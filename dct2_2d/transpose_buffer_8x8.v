==> flow/design.v <==
module transpose_buffer_8x8 (
	clock, 
	reset,
	enable_read,
	enable_write,
	direction,
	in_0,
	in_1,
	in_2,
	in_3,
	in_4,
	in_5,
	in_6,
	in_7,
	out_0,
	out_1,
	out_2,
	out_3,
	out_4,
	out_5,
	out_6,
	out_7
);
parameter DATA_WIDTH = 18;
input clock, reset, enable_read, enable_write, direction;
input signed [DATA_WIDTH-1:0] in_0, in_1, in_2, in_3, in_4, in_5, in_6, in_7;
output signed [DATA_WIDTH-1:0] out_0, out_1, out_2, out_3, out_4, out_5, out_6, out_7;
wire signed [DATA_WIDTH-1:0] out_of_0_0, out_of_0_1, out_of_0_2, out_of_0_3, out_of_0_4, out_of_0_5, out_of_0_6, out_of_0_7, out_of_1_0, out_of_1_1, out_of_1_2, out_of_1_3, out_of_1_4, out_of_1_5, out_of_1_6, out_of_1_7, out_of_2_0, out_of_2_1, out_of_2_2, out_of_2_3, out_of_2_4, out_of_2_5, out_of_2_6, out_of_2_7, out_of_3_0, out_of_3_1, out_of_3_2, out_of_3_3, out_of_3_4, out_of_3_5, out_of_3_6, out_of_3_7, out_of_4_0, out_of_4_1, out_of_4_2, out_of_4_3, out_of_4_4, out_of_4_5, out_of_4_6, out_of_4_7, out_of_5_0, out_of_5_1, out_of_5_2, out_of_5_3, out_of_5_4, out_of_5_5, out_of_5_6, out_of_5_7, out_of_6_0, out_of_6_1, out_of_6_2, out_of_6_3, out_of_6_4, out_of_6_5, out_of_6_6, out_of_6_7, out_of_7_0, out_of_7_1, out_of_7_2, out_of_7_3, out_of_7_4, out_of_7_5, out_of_7_6, out_of_7_7;
wire enable_row_0, enable_col_0, enable_elem_0;
assign enable_row_0 = (direction) ? enable_read | enable_write : enable_write;
assign enable_col_0 = (direction) ? enable_write : enable_read | enable_write;
assign enable_elem_0 = enable_write; 
reg [7:0] enable_write_buff;
always @(posedge clock) begin
	if (reset) begin
		enable_write_buff<=0;
	end
	else if (enable_write) begin
		enable_write_buff[1]<=enable_write; 
		enable_write_buff[2]<=enable_write_buff[1];
		enable_write_buff[3]<=enable_write_buff[2];
		enable_write_buff[4]<=enable_write_buff[3];
		enable_write_buff[5]<=enable_write_buff[4];
		enable_write_buff[6]<=enable_write_buff[5];
		enable_write_buff[7]<=enable_write_buff[6];
	end else begin
		if (enable_read) begin
			enable_write_buff<={8{1'b1}};
		end else begin
			enable_write_buff<=0;
		end
	end
end
transpose_buffer_cell #(DATA_WIDTH) tb_cell_0_0(clock, reset, enable_elem_0, direction, in_7, in_7, out_of_0_0);
transpose_buffer_cell #(DATA_WIDTH) tb_cell_0_1(clock, reset, enable_row_0, direction, in_6, out_of_0_0, out_of_0_1);
transpose_buffer_cell #(DATA_WIDTH) tb_cell_0_2(clock, reset, enable_row_0, direction, in_5, out_of_0_1, out_of_0_2);
transpose_buffer_cell #(DATA_WIDTH) tb_cell_0_3(clock, reset, enable_row_0, direction, in_4, out_of_0_2, out_of_0_3);
transpose_buffer_cell #(DATA_WIDTH) tb_cell_0_4(clock, reset, enable_row_0, direction, in_3, out_of_0_3, out_of_0_4);
transpose_buffer_cell #(DATA_WIDTH) tb_cell_0_5(clock, reset, enable_row_0, direction, in_2, out_of_0_4, out_of_0_5);
transpose_buffer_cell #(DATA_WIDTH) tb_cell_0_6(clock, reset, enable_row_0, direction, in_1, out_of_0_5, out_of_0_6);
transpose_buffer_cell #(DATA_WIDTH) tb_cell_0_7(clock, reset, enable_row_0, direction, in_0, out_of_0_6, out_of_0_7);
transpose_buffer_cell #(DATA_WIDTH) tb_cell_1_0(clock, reset, enable_col_0, direction, out_of_0_0, in_6, out_of_1_0);
transpose_buffer_cell #(DATA_WIDTH) tb_cell_1_1(clock, reset, enable_read | ( ( (direction) ? enable_write_buff[1]: enable_write_buff[1] ) & enable_write), direction, out_of_0_1, out_of_1_0, out_of_1_1);
transpose_buffer_cell #(DATA_WIDTH) tb_cell_1_2(clock, reset, enable_read | ( ( (direction) ? enable_write_buff[2]: enable_write_buff[1] ) & enable_write), direction, out_of_0_2, out_of_1_1, out_of_1_2);
transpose_buffer_cell #(DATA_WIDTH) tb_cell_1_3(clock, reset, enable_read | ( ( (direction) ? enable_write_buff[3]: enable_write_buff[1] ) & enable_write), direction, out_of_0_3, out_of_1_2, out_of_1_3);
transpose_buffer_cell #(DATA_WIDTH) tb_cell_1_4(clock, reset, enable_read | ( ( (direction) ? enable_write_buff[4]: enable_write_buff[1] ) & enable_write), direction, out_of_0_4, out_of_1_3, out_of_1_4);
transpose_buffer_cell #(DATA_WIDTH) tb_cell_1_5(clock, reset, enable_read | ( ( (direction) ? enable_write_buff[5]: enable_write_buff[1] ) & enable_write), direction, out_of_0_5, out_of_1_4, out_of_1_5);
transpose_buffer_cell #(DATA_WIDTH) tb_cell_1_6(clock, reset, enable_read | ( ( (direction) ? enable_write_buff[6]: enable_write_buff[1] ) & enable_write), direction, out_of_0_6, out_of_1_5, out_of_1_6);
transpose_buffer_cell #(DATA_WIDTH) tb_cell_1_7(clock, reset, enable_read | ( ( (direction) ? enable_write_buff[7]: enable_write_buff[1] ) & enable_write), direction, out_of_0_7, out_of_1_6, out_of_1_7);
transpose_buffer_cell #(DATA_WIDTH) tb_cell_2_0(clock, reset, enable_col_0, direction, out_of_1_0, in_5, out_of_2_0);
transpose_buffer_cell #(DATA_WIDTH) tb_cell_2_1(clock, reset, enable_read | ( ( (direction) ? enable_write_buff[1]: enable_write_buff[2] ) & enable_write), direction, out_of_1_1, out_of_2_0, out_of_2_1);
transpose_buffer_cell #(DATA_WIDTH) tb_cell_2_2(clock, reset, enable_read | ( ( (direction) ? enable_write_buff[2]: enable_write_buff[2] ) & enable_write), direction, out_of_1_2, out_of_2_1, out_of_2_2);
transpose_buffer_cell #(DATA_WIDTH) tb_cell_2_3(clock, reset, enable_read | ( ( (direction) ? enable_write_buff[3]: enable_write_buff[2] ) & enable_write), direction, out_of_1_3, out_of_2_2, out_of_2_3);
transpose_buffer_cell #(DATA_WIDTH) tb_cell_2_4(clock, reset, enable_read | ( ( (direction) ? enable_write_buff[4]: enable_write_buff[2] ) & enable_write), direction, out_of_1_4, out_of_2_3, out_of_2_4);
transpose_buffer_cell #(DATA_WIDTH) tb_cell_2_5(clock, reset, enable_read | ( ( (direction) ? enable_write_buff[5]: enable_write_buff[2] ) & enable_write), direction, out_of_1_5, out_of_2_4, out_of_2_5);
transpose_buffer_cell #(DATA_WIDTH) tb_cell_2_6(clock, reset, enable_read | ( ( (direction) ? enable_write_buff[6]: enable_write_buff[2] ) & enable_write), direction, out_of_1_6, out_of_2_5, out_of_2_6);
transpose_buffer_cell #(DATA_WIDTH) tb_cell_2_7(clock, reset, enable_read | ( ( (direction) ? enable_write_buff[7]: enable_write_buff[2] ) & enable_write), direction, out_of_1_7, out_of_2_6, out_of_2_7);
transpose_buffer_cell #(DATA_WIDTH) tb_cell_3_0(clock, reset, enable_col_0, direction, out_of_2_0, in_4, out_of_3_0);
transpose_buffer_cell #(DATA_WIDTH) tb_cell_3_1(clock, reset, enable_read | ( ( (direction) ? enable_write_buff[1]: enable_write_buff[3] ) & enable_write), direction, out_of_2_1, out_of_3_0, out_of_3_1);
transpose_buffer_cell #(DATA_WIDTH) tb_cell_3_2(clock, reset, enable_read | ( ( (direction) ? enable_write_buff[2]: enable_write_buff[3] ) & enable_write), direction, out_of_2_2, out_of_3_1, out_of_3_2);
transpose_buffer_cell #(DATA_WIDTH) tb_cell_3_3(clock, reset, enable_read | ( ( (direction) ? enable_write_buff[3]: enable_write_buff[3] ) & enable_write), direction, out_of_2_3, out_of_3_2, out_of_3_3);
transpose_buffer_cell #(DATA_WIDTH) tb_cell_3_4(clock, reset, enable_read | ( ( (direction) ? enable_write_buff[4]: enable_write_buff[3] ) & enable_write), direction, out_of_2_4, out_of_3_3, out_of_3_4);
transpose_buffer_cell #(DATA_WIDTH) tb_cell_3_5(clock, reset, enable_read | ( ( (direction) ? enable_write_buff[5]: enable_write_buff[3] ) & enable_write), direction, out_of_2_5, out_of_3_4, out_of_3_5);
transpose_buffer_cell #(DATA_WIDTH) tb_cell_3_6(clock, reset, enable_read | ( ( (direction) ? enable_write_buff[6]: enable_write_buff[3] ) & enable_write), direction, out_of_2_6, out_of_3_5, out_of_3_6);
transpose_buffer_cell #(DATA_WIDTH) tb_cell_3_7(clock, reset, enable_read | ( ( (direction) ? enable_write_buff[7]: enable_write_buff[3] ) & enable_write), direction, out_of_2_7, out_of_3_6, out_of_3_7);
transpose_buffer_cell #(DATA_WIDTH) tb_cell_4_0(clock, reset, enable_col_0, direction, out_of_3_0, in_3, out_of_4_0);
transpose_buffer_cell #(DATA_WIDTH) tb_cell_4_1(clock, reset, enable_read | ( ( (direction) ? enable_write_buff[1]: enable_write_buff[4] ) & enable_write), direction, out_of_3_1, out_of_4_0, out_of_4_1);
transpose_buffer_cell #(DATA_WIDTH) tb_cell_4_2(clock, reset, enable_read | ( ( (direction) ? enable_write_buff[2]: enable_write_buff[4] ) & enable_write), direction, out_of_3_2, out_of_4_1, out_of_4_2);
transpose_buffer_cell #(DATA_WIDTH) tb_cell_4_3(clock, reset, enable_read | ( ( (direction) ? enable_write_buff[3]: enable_write_buff[4] ) & enable_write), direction, out_of_3_3, out_of_4_2, out_of_4_3);
transpose_buffer_cell #(DATA_WIDTH) tb_cell_4_4(clock, reset, enable_read | ( ( (direction) ? enable_write_buff[4]: enable_write_buff[4] ) & enable_write), direction, out_of_3_4, out_of_4_3, out_of_4_4);
transpose_buffer_cell #(DATA_WIDTH) tb_cell_4_5(clock, reset, enable_read | ( ( (direction) ? enable_write_buff[5]: enable_write_buff[4] ) & enable_write), direction, out_of_3_5, out_of_4_4, out_of_4_5);
transpose_buffer_cell #(DATA_WIDTH) tb_cell_4_6(clock, reset, enable_read | ( ( (direction) ? enable_write_buff[6]: enable_write_buff[4] ) & enable_write), direction, out_of_3_6, out_of_4_5, out_of_4_6);
transpose_buffer_cell #(DATA_WIDTH) tb_cell_4_7(clock, reset, enable_read | ( ( (direction) ? enable_write_buff[7]: enable_write_buff[4] ) & enable_write), direction, out_of_3_7, out_of_4_6, out_of_4_7);
transpose_buffer_cell #(DATA_WIDTH) tb_cell_5_0(clock, reset, enable_col_0, direction, out_of_4_0, in_2, out_of_5_0);
transpose_buffer_cell #(DATA_WIDTH) tb_cell_5_1(clock, reset, enable_read | ( ( (direction) ? enable_write_buff[1]: enable_write_buff[5] ) & enable_write), direction, out_of_4_1, out_of_5_0, out_of_5_1);
transpose_buffer_cell #(DATA_WIDTH) tb_cell_5_2(clock, reset, enable_read | ( ( (direction) ? enable_write_buff[2]: enable_write_buff[5] ) & enable_write), direction, out_of_4_2, out_of_5_1, out_of_5_2);
transpose_buffer_cell #(DATA_WIDTH) tb_cell_5_3(clock, reset, enable_read | ( ( (direction) ? enable_write_buff[3]: enable_write_buff[5] ) & enable_write), direction, out_of_4_3, out_of_5_2, out_of_5_3);
transpose_buffer_cell #(DATA_WIDTH) tb_cell_5_4(clock, reset, enable_read | ( ( (direction) ? enable_write_buff[4]: enable_write_buff[5] ) & enable_write), direction, out_of_4_4, out_of_5_3, out_of_5_4);
transpose_buffer_cell #(DATA_WIDTH) tb_cell_5_5(clock, reset, enable_read | ( ( (direction) ? enable_write_buff[5]: enable_write_buff[5] ) & enable_write), direction, out_of_4_5, out_of_5_4, out_of_5_5);
transpose_buffer_cell #(DATA_WIDTH) tb_cell_5_6(clock, reset, enable_read | ( ( (direction) ? enable_write_buff[6]: enable_write_buff[5] ) & enable_write), direction, out_of_4_6, out_of_5_5, out_of_5_6);
transpose_buffer_cell #(DATA_WIDTH) tb_cell_5_7(clock, reset, enable_read | ( ( (direction) ? enable_write_buff[7]: enable_write_buff[5] ) & enable_write), direction, out_of_4_7, out_of_5_6, out_of_5_7);
transpose_buffer_cell #(DATA_WIDTH) tb_cell_6_0(clock, reset, enable_col_0, direction, out_of_5_0, in_1, out_of_6_0);
transpose_buffer_cell #(DATA_WIDTH) tb_cell_6_1(clock, reset, enable_read | ( ( (direction) ? enable_write_buff[1]: enable_write_buff[6] ) & enable_write), direction, out_of_5_1, out_of_6_0, out_of_6_1);
transpose_buffer_cell #(DATA_WIDTH) tb_cell_6_2(clock, reset, enable_read | ( ( (direction) ? enable_write_buff[2]: enable_write_buff[6] ) & enable_write), direction, out_of_5_2, out_of_6_1, out_of_6_2);
transpose_buffer_cell #(DATA_WIDTH) tb_cell_6_3(clock, reset, enable_read | ( ( (direction) ? enable_write_buff[3]: enable_write_buff[6] ) & enable_write), direction, out_of_5_3, out_of_6_2, out_of_6_3);
transpose_buffer_cell #(DATA_WIDTH) tb_cell_6_4(clock, reset, enable_read | ( ( (direction) ? enable_write_buff[4]: enable_write_buff[6] ) & enable_write), direction, out_of_5_4, out_of_6_3, out_of_6_4);
transpose_buffer_cell #(DATA_WIDTH) tb_cell_6_5(clock, reset, enable_read | ( ( (direction) ? enable_write_buff[5]: enable_write_buff[6] ) & enable_write), direction, out_of_5_5, out_of_6_4, out_of_6_5);
transpose_buffer_cell #(DATA_WIDTH) tb_cell_6_6(clock, reset, enable_read | ( ( (direction) ? enable_write_buff[6]: enable_write_buff[6] ) & enable_write), direction, out_of_5_6, out_of_6_5, out_of_6_6);
transpose_buffer_cell #(DATA_WIDTH) tb_cell_6_7(clock, reset, enable_read | ( ( (direction) ? enable_write_buff[7]: enable_write_buff[6] ) & enable_write), direction, out_of_5_7, out_of_6_6, out_of_6_7);
transpose_buffer_cell #(DATA_WIDTH) tb_cell_7_0(clock, reset, enable_col_0, direction, out_of_6_0, in_0, out_of_7_0);
transpose_buffer_cell #(DATA_WIDTH) tb_cell_7_1(clock, reset, enable_read | ( ( (direction) ? enable_write_buff[1]: enable_write_buff[7] ) & enable_write), direction, out_of_6_1, out_of_7_0, out_of_7_1);
transpose_buffer_cell #(DATA_WIDTH) tb_cell_7_2(clock, reset, enable_read | ( ( (direction) ? enable_write_buff[2]: enable_write_buff[7] ) & enable_write), direction, out_of_6_2, out_of_7_1, out_of_7_2);
transpose_buffer_cell #(DATA_WIDTH) tb_cell_7_3(clock, reset, enable_read | ( ( (direction) ? enable_write_buff[3]: enable_write_buff[7] ) & enable_write), direction, out_of_6_3, out_of_7_2, out_of_7_3);
transpose_buffer_cell #(DATA_WIDTH) tb_cell_7_4(clock, reset, enable_read | ( ( (direction) ? enable_write_buff[4]: enable_write_buff[7] ) & enable_write), direction, out_of_6_4, out_of_7_3, out_of_7_4);
transpose_buffer_cell #(DATA_WIDTH) tb_cell_7_5(clock, reset, enable_read | ( ( (direction) ? enable_write_buff[5]: enable_write_buff[7] ) & enable_write), direction, out_of_6_5, out_of_7_4, out_of_7_5);
transpose_buffer_cell #(DATA_WIDTH) tb_cell_7_6(clock, reset, enable_read | ( ( (direction) ? enable_write_buff[6]: enable_write_buff[7] ) & enable_write), direction, out_of_6_6, out_of_7_5, out_of_7_6);
transpose_buffer_cell #(DATA_WIDTH) tb_cell_7_7(clock, reset, enable_read | ( ( (direction) ? enable_write_buff[7]: enable_write_buff[7] ) & enable_write), direction, out_of_6_7, out_of_7_6, out_of_7_7);
assign out_0 = (direction) ? out_of_7_7 : out_of_7_7;
assign out_1 = (direction) ? out_of_6_7 : out_of_7_6;
assign out_2 = (direction) ? out_of_5_7 : out_of_7_5;
assign out_3 = (direction) ? out_of_4_7 : out_of_7_4;
assign out_4 = (direction) ? out_of_3_7 : out_of_7_3;
assign out_5 = (direction) ? out_of_2_7 : out_of_7_2;
assign out_6 = (direction) ? out_of_1_7 : out_of_7_1;
assign out_7 = (direction) ? out_of_0_7 : out_of_7_0;
endmodule
module transpose_buffer_cell (
	clock, 
	reset,
	enable,
	direction,
	in_0,
	in_1,
	out
);
parameter DATA_WIDTH = 16;
input clock, reset, enable, direction;
input signed[DATA_WIDTH-1:0] in_0, in_1;
output signed[DATA_WIDTH-1:0] out;
reg signed[DATA_WIDTH-1:0] out;
always @ (posedge clock) begin
	if (reset) begin
	 out <= 0;
	end else if (enable && !direction) begin
	  out <= in_0;
	end else if (enable && direction) begin
	  out <= in_1;
	end
end
endmodule
Tool chain data of transpose_buffer_8x8 --
What the tools print for transpose_buffer_8x8, step after step. Line numbers count from 1 in the design file above. A cell with - has no value.
Design: top module transpose_buffer_8x8, clock clock, library sky130hd, corner tt_025C_1v80

Elaborated design --
Yosys after proc, flatten, opt, wreduce and memory -nomap, before mapping. Memory bits, and registers merged into a memory's read port (data or address), are not among the register bits. Print and check cells are not counted. Equal cells are merged and count once.
Operators by class: bitwise gates (word level) 99, reduce/logical cells 157, muxes and demuxes 187
Operator list (count):
- 18-bit 2-to-1 mux | 135
- 1-bit logical AND | 104
- 2-bit nonzero test | 52
- 1-bit 2-to-1 mux | 52
- 1-bit OR | 50
- 1-bit AND | 49
- 1-bit logical NOT | 1
Storage and ports: input bits 149, output and inout port bits 144, bits in registers 1159, word-level cells 514

Depth --
Yosys ltp: most cells in a row. Word level: on the elaborated netlist, between registers, memories and ports. Mapped: between sequential cells and ports; inverters and the memories' decode and read muxes count.
Depth: word-level depth 6, ABC_AREA 0, depth in mapped cells 9, mapped depth without buffers 4

Mapped cells and area --
The flow's flattened synthesis, as Yosys stat reports it; memories are mapped. The netlist is that of the ABC_AREA named above (0 if unset); the other value can give another one. Totals and module areas in this step are rounded.
Cell types:
- sky130_fd_sc_hd__dfxtp_1 | count 1159, total area 2.32E+04 sq um
- sky130_fd_sc_hd__nor2_1 | count 1210, total area 4.54E+03 sq um
- sky130_fd_sc_hd__mux2i_1 | count 433, total area 4.33E+03 sq um
- sky130_fd_sc_hd__a211oi_1 | count 482, total area 3618.47 sq um
- sky130_fd_sc_hd__mux2_2 | count 162, total area 1824.25 sq um
- sky130_fd_sc_hd__nand2_1 | count 453, total area 1.7E+03 sq um
- sky130_fd_sc_hd__o221ai_1 | count 176, total area 1.54E+03 sq um
- sky130_fd_sc_hd__a311oi_1 | count 175, total area 1532.72 sq um
- sky130_fd_sc_hd__a21oi_1 | count 288, total area 1.44E+03 sq um
- sky130_fd_sc_hd__o21ai_0 | count 273, total area 1366.31 sq um
- sky130_fd_sc_hd__buf_2 | count 241, total area 1.21E+03 sq um
- sky130_fd_sc_hd__clkbuf_1 | count 230, total area 863.328 sq um
- sky130_fd_sc_hd__nor4_1 | count 126, total area 788.256 sq um
- sky130_fd_sc_hd__o31ai_1 | count 86, total area 645.619 sq um
- sky130_fd_sc_hd__buf_6 | count 53, total area 596.822 sq um
- sky130_fd_sc_hd__o221a_2 | count 53, total area 596.822 sq um
- sky130_fd_sc_hd__buf_4 | count 62, total area 465.446 sq um
- sky130_fd_sc_hd__o32a_1 | count 36, total area 360.346 sq um
Other cell types: 25; their cells: 290.
Synthesis totals: buffer cells 600, flip-flops 1159, synthesis area 52600 sq um, cell count 5988, area of sequential cells 23200 sq um
The figures by module come from a second, unflattened synthesis with its own total; it is not the netlist above.
Unflattened totals: cells (unflattened synthesis) 5400, area (unflattened synthesis) 54200 sq um
Rows give one instance, submodules left out.
By module:
- transpose_buffer_cell (DATA_WIDTH=18) | times used 64, sequential area 360 sq um, cells 80, area 802 sq um
- transpose_buffer_8x8 | times used 1, sequential area 140 sq um, cells 280, area 2900 sq um

Worst setup path after synthesis --
OpenSTA on the mapped netlist: ideal clock, no wires. The path of least setup slack (recovery checks aside). Input and output delay are each 20% of the period. Register names are those of the netlist, which keeps one name where synthesis merged equal registers.
Timing post-synthesis: path type in2out, start point input port direction, end point output port out_4[10], input delay 0.572 ns, external output delay 0.572 ns, arrival time 1.716 ns, slack 0.572 ns, path buffers 5, clock period 2.86 ns, time at the first pin 0.572 ns, data required time 2.288 ns, driving pins on the path 6, delay of the path 1.144 ns, synthesis period reached 2.288 ns
"delay of the path" = arrival - input delay + setup time. A path that ends at an output port has no setup time. "driving pins on the path" counts driving pins, that of a launching flip-flop among them; a cell with two outputs on the path counts twice. "synthesis period reached" = period - worst setup slack (recovery checks aside). The figure is calculated, with input and output delays left at 20% of the set period. Between the ends stands the longest chain of elaborated cells between them, by number of cells; it is not shown to be the way that was timed. Of several equally long chains one is given. A line is the first line of the expression or statement that the cell stems from. Yosys adds cells for indexed reads and writes and turns some case tables into memories.
On the way, post-synthesis: cells stage by stage sky130_fd_sc_hd__buf_6 sky130_fd_sc_hd__buf_6 sky130_fd_sc_hd__buf_4 sky130_fd_sc_hd__buf_2 sky130_fd_sc_hd__buf_2 sky130_fd_sc_hd__mux2_2, length of the longest elaborated chain 1, elaborated cells on any way between the ends 1, RTL lines with such cells 1, those cells by class mux (1)
Ends and longest elaborated chain, post-synthesis:
- start: declaration | RTL line 25 | input clock, reset, enable_read, enable_write, direction;
- 18-bit 2-to-1 mux | RTL line 122 | assign out_4 = (direction) ? out_of_3_7 : out_of_7_3;
- end: declaration | RTL line 27 | output signed [DATA_WIDTH-1:0] out_0, out_1, out_2, out_3, out_4, out_5, out_6, out_7;

Timing after layout --
From the final timing report of run 2: the path of least setup slack in the routed layout; clock arrival at registers is part of the times.
Timing post-layout: path type reg2out, start point register tb_cell_7_4.out[1], end point output port out_3[1], clock period 2.25 ns, arrival time 1.55 ns, driving pins on the path 3, path buffers 1, data required time 1.80 ns, slack 0.25 ns, time at the first pin 0.74 ns, external output delay 0.45 ns
Between the ends stands the longest chain of elaborated cells between them, by number of cells; it is not shown to be the way that was timed. Of several equally long chains one is given. A register here has more assigning lines than the two given.
On the way, post-layout: cells stage by stage sky130_fd_sc_hd__dfxtp_4 sky130_fd_sc_hd__mux2_4 sky130_fd_sc_hd__buf_6, length of the longest elaborated chain 1, elaborated cells on any way between the ends 1, RTL lines with such cells 1, those cells by class mux (1)
Ends and longest elaborated chain, post-layout:
- start: declaration | RTL line 139 | output signed[DATA_WIDTH-1:0] out;
- start: assignment | RTL line 145 | out <= in_0;
- start: assignment | RTL line 147 | out <= in_1;
- 18-bit 2-to-1 mux | RTL line 121 | assign out_3 = (direction) ? out_of_4_7 : out_of_7_4;
- end: declaration | RTL line 27 | output signed [DATA_WIDTH-1:0] out_0, out_1, out_2, out_3, out_4, out_5, out_6, out_7;

Hand-over note for transpose_buffer_8x8

Below are 2 stored runs of the flow (Yosys, OpenROAD; platform sky130hd) on transpose_buffer_8x8, each with its settings and what was measured, unordered. Constraints: input delay and output delay 20% of the set period each, output load 0.01 pF.
By "reached clock period" is meant the clock period of the run minus its worst setup slack. This is arithmetic on one report: input and output delays are still those of the set period (20% each).
"worst path time": the worst setup path's part of the clock period (all of it between registers, 20% less for each end at a port) less its slack. A launch clock that arrives late makes it longer, a capture clock that arrives late makes it shorter.
"total power of the final layout" is the tool's figure for a default switching activity; nothing was simulated.
Measured values are rounded.

* Run 1 | settings: period_ns 1.52; CORE_UTILIZATION 65; SETUP_SLACK_MARGIN 0.39; PLACE_DENSITY_LB_ADDON 0.19; TNS_END_PERCENT 70; GPL_TIMING_DRIVEN 1; GPL_ROUTABILITY_DRIVEN 0; CTS_CLUSTER_DIAMETER 235; SLEW_MARGIN 10; CAP_MARGIN 20; CORE_MARGIN 2 | incomplete, routing halted on GRT-0232
* Run 2 | settings: period_ns 2.25; CORE_UTILIZATION 37; SETUP_SLACK_MARGIN 0.47; HOLD_SLACK_MARGIN 0.28; CELL_PAD_IN_SITES_GLOBAL_PLACEMENT 0; ABC_AREA 0; GPL_ROUTABILITY_DRIVEN 0; CAP_MARGIN 20; MAX_ROUTING_LAYER met5; CORE_MARGIN 2; SLEW_MARGIN 20 | results: reached clock period 2.003 ns; synthesis area 52600 sq um; worst path time 1.55 ns; type of the worst setup path reg2out; post-route setup TNS 0.000 ns; worst hold slack 0.318 ns; final utilization 0.47; full die area 145000 sq um; total power of the final layout 54.5 mW; setup slack of the worst path 0.247 ns

End of note.
